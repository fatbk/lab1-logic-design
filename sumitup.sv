==> flow/design.v <==
module sumitup  
	(input	logic				clk, reset_l, go_l,
	 input	logic	[7:0]	inA,
	 output	logic			done,
	 output	logic [7:0]		sum);
	logic			ld_l, cl_l, inAeq;
	logic	[7:0]	addOut;
	enum bit {sA, sB} state;
	always_ff @(posedge clk) 
		begin: st_machine
		if (!reset_l) 
			state <= sA;
		else begin
			if (((state == sA) & ~go_l) | ((state == sB) & inAeq))
				state <= sA;
			if (((state == sA) & go_l) | ((state == sB) & ~inAeq))
				state <= sB;
		end
	end: st_machine
	always_ff @(posedge clk) 
		begin: reg_sum
		if (!reset_l) sum <= 0;
		else if (~ld_l) sum <= addOut;
		else if (~cl_l) sum <= 0;
	end: reg_sum
	assign	addOut = inA + sum,
				ld_l = ~(((state == sA) & go_l) | ((state == sB) & ~inAeq)),
				cl_l = ~((state == sB) & inAeq),
				done = (state == sB) & inAeq,
				inAeq = inA == 0;
endmodule
# Reports on sumitup
# The steps from the RTL of sumitup to its reports follow in flow order.
# Line numbers count from 1 in the design file above.
# Library cell names are shortened.
# The mark - stands for no value.
# design
design	sumitup
clock_port	clk
lib	sky130hd
pvt_corner	tt_025C_1v80

# Word level
# Source: Yosys, flattened and elaborated, memories not mapped. Widths are those after wreduce. Registers that Yosys merges into a memory's read port (data or address) are not register bits. Print and check cells do not count. Equal cells are merged and count once.
# classes
n_addsub	1
mux	4
logic	9
n_reduce_logical	3
# op_table
cell	count
8-bit 2-to-1 mux	2
8-bit adder	1
8-bit zero test	1
1-bit bitwise AND	4
2-bit nonzero test	2
1-bit NOT	3
1-bit bitwise OR	2
1-bit 2-to-1 mux	2
# word_totals
register_bits	9
input_bits	11
out_inout_bits	9
wordCells	19

# Logic depth
# Yosys ltp: most cells in a row. Word level: on the elaborated netlist, between registers, memories and ports. Mapped: between sequential cells and ports; inverters and the memories' decode and read muxes count.
# depth
depth_word	5
abc_area	0
depth_mapped	7
mapped_depth_nobuf	7

# Synthesis result
# The flow's flattened synthesis, as Yosys stat reports it; memories are mapped. The netlist is that of the ABC_AREA named above (0 if unset); the other value can give another one.
# synth_totals
mapped_cells	64
synth_area_um2	616.8
seq_area_um2	180.2
flip_flops	9
buffers	2
# by_type
cell_type	count	area_total_um2
dfxtp_1	9	180.173
ha_1	7	87.584
a22o_1	7	61.309
xnor2_1	3	26.275
a21oi_1	5	25.024
a21o_1	3	22.522
fa_1	1	20.019
xor2_1	2	17.517
nor2_1	4	15.014
nor3b_2	1	12.512
buf_6	1	11.261
mux2_2	1	11.261
nand3_1	2	10.01
nor3_1	2	10.01
o21ai_0	2	10.01
or4b_1	1	10.01
and4_1	1	8.758
nand4b_1	1	8.758
# Not listed: further types 10, cells in them 11.

# Path before layout
# OpenSTA on the mapped netlist: ideal clock, no wires. The path of least setup slack (recovery checks aside). Input and output delay are each 20% of the period. Register names are those of the netlist, which keeps one name where synthesis merged equal registers.
# synth_path
path_type	input-to-reg
from	in inA[0]
to	reg sum[6]
tclk_ns	2.64
in_delay_ns	0.528
setup_ns	0.117
t_first_pin_ns	0.528
t_arrival_ns	1.960
required_ns	2.523
path_slack_ns	0.563
path_delay_ns	1.549
driving_pins	7
path_buffers	0
period_less_setup_slack_ns	2.077
# "path_delay_ns" = arrival - input delay + setup time.
# "driving_pins": output pins that drive a net of the path, with the launching flip-flop's if there is one; two outputs of one cell count as two.
# "period_less_setup_slack_ns" = period - worst setup slack (recovery checks aside). The figure is calculated, with input and output delays left at 20% of the set period.
# The rows between start and end are the longest chain of elaborated cells between them; the timing report does not say that the signal goes this way. Where chains are equally long, one stands for them.
# A line is the first line of the expression or statement that the cell stems from. Yosys adds cells for indexed reads and writes and turns some case tables into memories.
# At most two assigning lines are given for a register; there are more.
# synth_between
cell_sequence	ha_1 -> fa_1 -> a21o_1 -> a21oi_1 -> o21ai_0 -> xor2_1 -> a22o_1
elab_chain_cells	5
cells_between	9
cone_classes	add/sub: 1; mux: 2; logic: 4; reduce/logical: 2
# synth_rtl
element	line	text
start: declaration	3	input logic [7:0] inA,
8-bit zero test	30	inAeq = inA == 0;
1-bit NOT	27	ld_l = ~(((state == sA) & go_l) | ((state == sB) & ~inAeq)),
1-bit bitwise AND	27
1-bit bitwise OR	27
8-bit 2-to-1 mux	23	else if (~ld_l) sum <= addOut;
end: assignment	22	if (!reset_l) sum <= 0;
end: assignment	23
end: declaration	5	output logic [7:0] sum);

# Settings of 2 stored flow runs for module sumitup (sky130hd), not sorted in any way. The constraints put input and output delay at 20% of the set period each and load the outputs with 0.01 pF.
# Settings: . = not set for that run.
name,stored run 1,stored run 2
period_ns,2.48,1.32
CORE_UTILIZATION,71,52
PLACE_DENSITY_LB_ADDON,0.1,.
CORE_ASPECT_RATIO,0.95,0.97
CELL_PAD_IN_SITES_GLOBAL_PLACEMENT,2,.
CELL_PAD_IN_SITES_DETAIL_PLACEMENT,0,0
ABC_AREA,0,1
GPL_ROUTABILITY_DRIVEN,0,.
CTS_CLUSTER_SIZE,100,.
CTS_CLUSTER_DIAMETER,70,257
CAP_MARGIN,20,15
CORE_MARGIN,2,7
SLEW_MARGIN,20,20
MAX_ROUTING_LAYER,.,met5
# Stored run 1: did not finish, floorplanning stopped with PDN-0185
# Stored run 2: did not finish, routing stopped with DPL-0038
