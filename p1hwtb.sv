==> flow/design.v <==
module p1hwtb  
  (input  logic       clk, reset_l, Button0,
   output logic [7:0] valueToinA,  
                      tbSum,       
   output logic       go_l, 
                      L0,          
   input  logic [7:0] outResult);  
parameter IDLE = 2'b00;
parameter SUM =  2'b01;
parameter DONE = 2'b11;
parameter SEED = 8'd123;
logic calzero;
assign calzero = valueToinA == 8'd0;
logic [1:0] state;
logic stateisidle;
assign stateisidle = state == 2'b00;
logic stateissum;
assign stateissum = state == 2'b01;
logic stateisdone;
assign stateisdone = state == 2'b11;
always@(posedge clk)
begin
  if(!reset_l)
  state <= IDLE;
  else if(stateisidle & !Button0)
  state <= SUM;
  else if(stateissum & calzero)
  state <= DONE;
  else if(stateisdone & Button0)
  state <= IDLE;
  else
  state <= state;
end
always@(posedge clk)
begin
  if(!reset_l|!stateissum|calzero)
    valueToinA <= SEED;
  else if(stateissum)
    valueToinA <= valueToinA - 1;
end
always@(posedge clk)
begin
  if(!reset_l)
  tbSum <= 0;
  else if(stateisidle)
  tbSum <= 0;
  else if(stateissum)
  tbSum <= tbSum + valueToinA;
  else if(stateisdone)
  tbSum <= tbSum;
end
assign go_l = stateissum;
assign L0 = outResult == tbSum;
endmodule
; ---- Tool chain data of p1hwtb
; What the tools print for p1hwtb, step after step.
; Lines are those of the file above, counted from 1.
; Operators: Yosys type, input widths -> output width; for muxes data width and select width s.
; Cell names lack the library's common part.
; The mark n/a stands for no value.
[setup]
top_module = p1hwtb
clock = clk
lib = sky130hd
pvt_corner = tt_025C_1v80

; ---- After elaboration
; Source: Yosys, flattened and elaborated, memories not mapped. Widths are those after wreduce. Registers that Yosys merges into a memory's read port (data or address) are not register bits. Print and check cells do not count. Equal cells are merged and count once.
[word_totals]
reg_bits = 18
rom_bits = 0
ramBits = 0
clocked_rd_ports_x_width = 0
output_inout_bits = 18
input_bits = 11
latch_bits = 0
memories = 0
[op_classes]
reduce_and_logical = 9
n_shift = 0
cmp = 0
multipliers = 0
muxes = 3
addsub = 2
equal = 3
n_div = 0
logic = 6
[op_table]
columns = op, count
row1 = $sub 8x1->8 const B, 1
row2 = $add 8x8->8, 1
row3 = $eq 8x8->1, 1
row4 = $logic_not 8->1, 1
row5 = $reduce_or 2->1, 2
row6 = $mux 2, 2
row7 = $and 1x1->1, 3
row8 = $logic_not 1->1, 3
row9 = $reduce_bool 3->1, 1
row10 = $or 1x1->1, 2
row11 = $eq 2x1->1 const B, 1
row12 = $eq 2x2->1 const B, 1
row13 = $logic_not 2->1, 1
row14 = $reduce_bool 2->1, 1
row15 = $not 1->1, 1
row16 = $mux 1, 1

; ---- Depth
; Longest topological path by Yosys (ltp), each cell counted once; first at word level (registers and memories cut), then after technology mapping (sequential cells cut; the memories' decode and read muxes count).
[depth]
word_depth = 5
ABC_AREA = 0
depth_mapped = 8
mapped_depth_nobuf = 8

; ---- Mapped cells and area
; Source: synth_stat.txt of the flow (Yosys; design flattened, memories mapped). It holds for the ABC_AREA given above (unset counts as 0); a run with the other value may have another netlist.
[synth_totals]
stdcells = 137
ff_cells = 19
sequential_area_um2 = 380.4
yosys_area_um2 = 1167.4
n_buf = 3
[types]
columns = type, count, area_total_um2
row1 = dfxtp_1, 19, 380.365
row2 = xnor2_1, 14, 122.618
row3 = ha_1, 9, 112.608
row4 = nand2_1, 13, 48.797
row5 = nor3_1, 9, 45.043
row6 = a21oi_1, 8, 40.038
row7 = mux2i_1, 4, 40.038
row8 = inv_1, 9, 33.782
row9 = nor2_1, 8, 30.029
row10 = nand3_1, 5, 25.024
row11 = nor3b_1, 3, 22.522
row12 = fa_1, 1, 20.019
row13 = nand2b_1, 3, 18.768
row14 = nand4_1, 3, 18.768
row15 = xor2_1, 2, 17.517
row16 = a211oi_1, 2, 15.014
row17 = o21a_1, 2, 15.014
row18 = o21ai_0, 3, 15.014
; Not listed: further types 16, cells in them 20.

; ---- Path before layout
; OpenSTA on the mapped netlist: ideal clock, no wires. The path of least setup slack (recovery checks aside). Input and output delay are each 20% of the period. Register names are those of the netlist, which keeps one name where synthesis merged equal registers.
[synth_path]
path_type = reg2reg
start = register valueToinA[0]
end = register tbSum[6]
clock_period_ns = 2.49
launch_ns = 0.000
setup_slack_ns = 0.793
setup_ns = 0.062
t_arrival_ns = 1.636
required_time_ns = 2.428
path_delay_ns = 1.698
driving_pins = 9
period_less_setup_slack_ns = 1.697
; "path_delay_ns" = arrival - input delay + setup time.
; "driving_pins" counts driving pins, that of a launching flip-flop among them; a cell with two outputs on the path counts twice.
; "period_less_setup_slack_ns" = period - worst setup slack (recovery checks aside). The figure is calculated, with input and output delays left at 20% of the set period.
; Between the ends stands the longest chain of elaborated cells between them, by number of cells; it is not shown to be the way that was timed. Of several equally long chains one is given.
; A line is the first line of the expression or statement that the cell stems from. Yosys adds cells for indexed reads and writes and turns some case tables into memories.
; A register here has more assigning lines than the two given.
[synth_between]
path_cell_list = dfxtp_1 ha_1 inv_1 fa_1 nor2b_1 o21a_1 o21bai_1 a21bo_2 nand3_1
elab_chain_cells = 1
cone_cells = 1
cone_classes = add/sub: 1
[synth_rtl]
columns = item, line_no
row1 = "start, declared", 3  ; output logic [7:0] valueToinA,
row2 = "start, assigned", 37  ; valueToinA <= SEED;
row3 = "start, assigned", 39  ; valueToinA <= valueToinA - 1;
row4 = $add 8x8->8, 48  ; tbSum <= tbSum + valueToinA;
row5 = "end, assigned", 48
row6 = "end, assigned", 50  ; tbSum <= tbSum;
row7 = "end, declared", 4  ; tbSum,

; ---- Path in the finished layout
; Path of least setup slack in the final report of run A (OpenROAD, finished layout, wires in). Where an end is a register, its clock arrival counts in the times.
[layout_path]
path_type = reg2reg
start = register tbSum[1]
end = register tbSum[5]
setup_slack_ns = -0.71
clock_period_ns = 0.979
driving_pins = 7
required_time_ns = 1.15
setup_ns = 0.10
launch_ns = 0.26
t_arrival_ns = 1.86
; Between the ends stands the longest chain of elaborated cells between them, by number of cells; it is not shown to be the way that was timed. Of several equally long chains one is given.
; A register here has more assigning lines than the two given.
[layout_between]
path_cell_list = dfxtp_4 ha_4 a211oi_4 o21bai_1 a21oi_1 or4b_1 o311ai_2
elab_chain_cells = 1
cone_cells = 1
cone_classes = add/sub: 1
[layout_rtl]
columns = item, line_no
row1 = "start, declared", 4  ; tbSum,
row2 = "start, assigned", 48  ; tbSum <= tbSum + valueToinA;
row3 = "start, assigned", 50  ; tbSum <= tbSum;
row4 = $add 8x8->8, 48
row5 = "end, assigned", 48
row6 = "end, assigned", 50
row7 = "end, declared", 4

Add stored flow runs of p1hwtb

Settings and measured results of 2 stored flow runs for module p1hwtb (sky130hd), not sorted in any way. The constraints put input and output delay at 20% of the set period each and load the outputs with 0.01 pF.
"period_reached_ns": clock period set for the run, less the worst setup slack. It is reckoned from that one timing run; input and output delays stay at 20% of the period that was set.
"worst_setup_path_time_ns" means the part of the period allowed to the worst setup path (the constraints hold back 20% at inputs and 20% at outputs) less its slack; where the path has registers, the arrival times of their clocks count too.
By "power_total_mw" is meant OpenSTA's value without simulated activity: inputs other than the clock are taken to toggle once in ten clock periods, and the tool carries that through the logic.

# run A
==> flow/run.sh <==
#!/bin/bash
# the make line also repeats the synthesis and layout settings of config.mk as NAME=value (left out here)
make -C /OpenROAD-flow-scripts/flow DESIGN_CONFIG=/design/flow/config.mk WORK_HOME=/design/flow/orfs CLKGATE_MAP_FILE= finish
==> flow/config.mk <==
export PLATFORM = sky130hd
export DESIGN_NAME = p1hwtb
export DESIGN_NICKNAME = p1hwtb
export VERILOG_FILES = /design/flow/design.v
export SDC_FILE = /design/flow/constraint.sdc
export NUM_CORES = 4
export LEC_CHECK = 0
export ABC_AREA = 0
export CAP_MARGIN = 10
export CELL_PAD_IN_SITES_DETAIL_PLACEMENT = 1
export CORE_ASPECT_RATIO = 0.85
export CORE_MARGIN = 5
export CORE_UTILIZATION = 27
export CTS_CLUSTER_SIZE = 100
export GPL_TIMING_DRIVEN = 0
export MAX_ROUTING_LAYER = met5
export PLACE_DENSITY_LB_ADDON = 0.22
export SETUP_SLACK_MARGIN = 0.0
export SLEW_MARGIN = 20
export TNS_END_PERCENT = 55
==> flow/constraint.sdc <==
create_clock -name core_clock -period 0.979 [get_ports {clk}]
set_input_delay 0.1958 -clock core_clock [delete_from_list [all_inputs] [get_ports {clk}]]
set_output_delay 0.1958 -clock core_clock [all_outputs]
set_load 0.01 [all_outputs]

==> run A: results <==
utilization_frac=0.545
worst_setup_path_time_ns=1.69
timing.worst_path_kind="reg2reg"
final_setup_tns_ns=-11.287
stdcell_area_um2=2311.0
holdWs_ns=0.218
period_reached_ns=1.691
setup_ws_ns=-0.712
power_total_mw=1.778
dieArea_um2=5742.8
synthesis_area_um2=1167.4

# run B
==> flow/run.sh <==
#!/bin/bash
# the make line also repeats the synthesis and layout settings of config.mk as NAME=value (left out here)
make -C /OpenROAD-flow-scripts/flow DESIGN_CONFIG=/design/flow/config.mk WORK_HOME=/design/flow/orfs CLKGATE_MAP_FILE= finish
==> flow/config.mk <==
export PLATFORM = sky130hd
export DESIGN_NAME = p1hwtb
export DESIGN_NICKNAME = p1hwtb
export VERILOG_FILES = /design/flow/design.v
export SDC_FILE = /design/flow/constraint.sdc
export NUM_CORES = 4
export LEC_CHECK = 0
export ABC_AREA = 1
export CAP_MARGIN = 20
export CELL_PAD_IN_SITES_DETAIL_PLACEMENT = 1
export CORE_MARGIN = 2
export CORE_UTILIZATION = 52
export CTS_CLUSTER_SIZE = 82
export GPL_ROUTABILITY_DRIVEN = 0
export MAX_ROUTING_LAYER = met5
export MIN_ROUTING_LAYER = met2
export PLACE_DENSITY = 0.75
export SETUP_SLACK_MARGIN = 0.17
export SLEW_MARGIN = 20
export TNS_END_PERCENT = 90
==> flow/constraint.sdc <==
create_clock -name core_clock -period 1.03 [get_ports {clk}]
set_input_delay 0.2060 -clock core_clock [delete_from_list [all_inputs] [get_ports {clk}]]
set_output_delay 0.2060 -clock core_clock [all_outputs]
set_load 0.01 [all_outputs]

==> run B: results <==
outcome="incomplete, placement halted on DPL-0033"
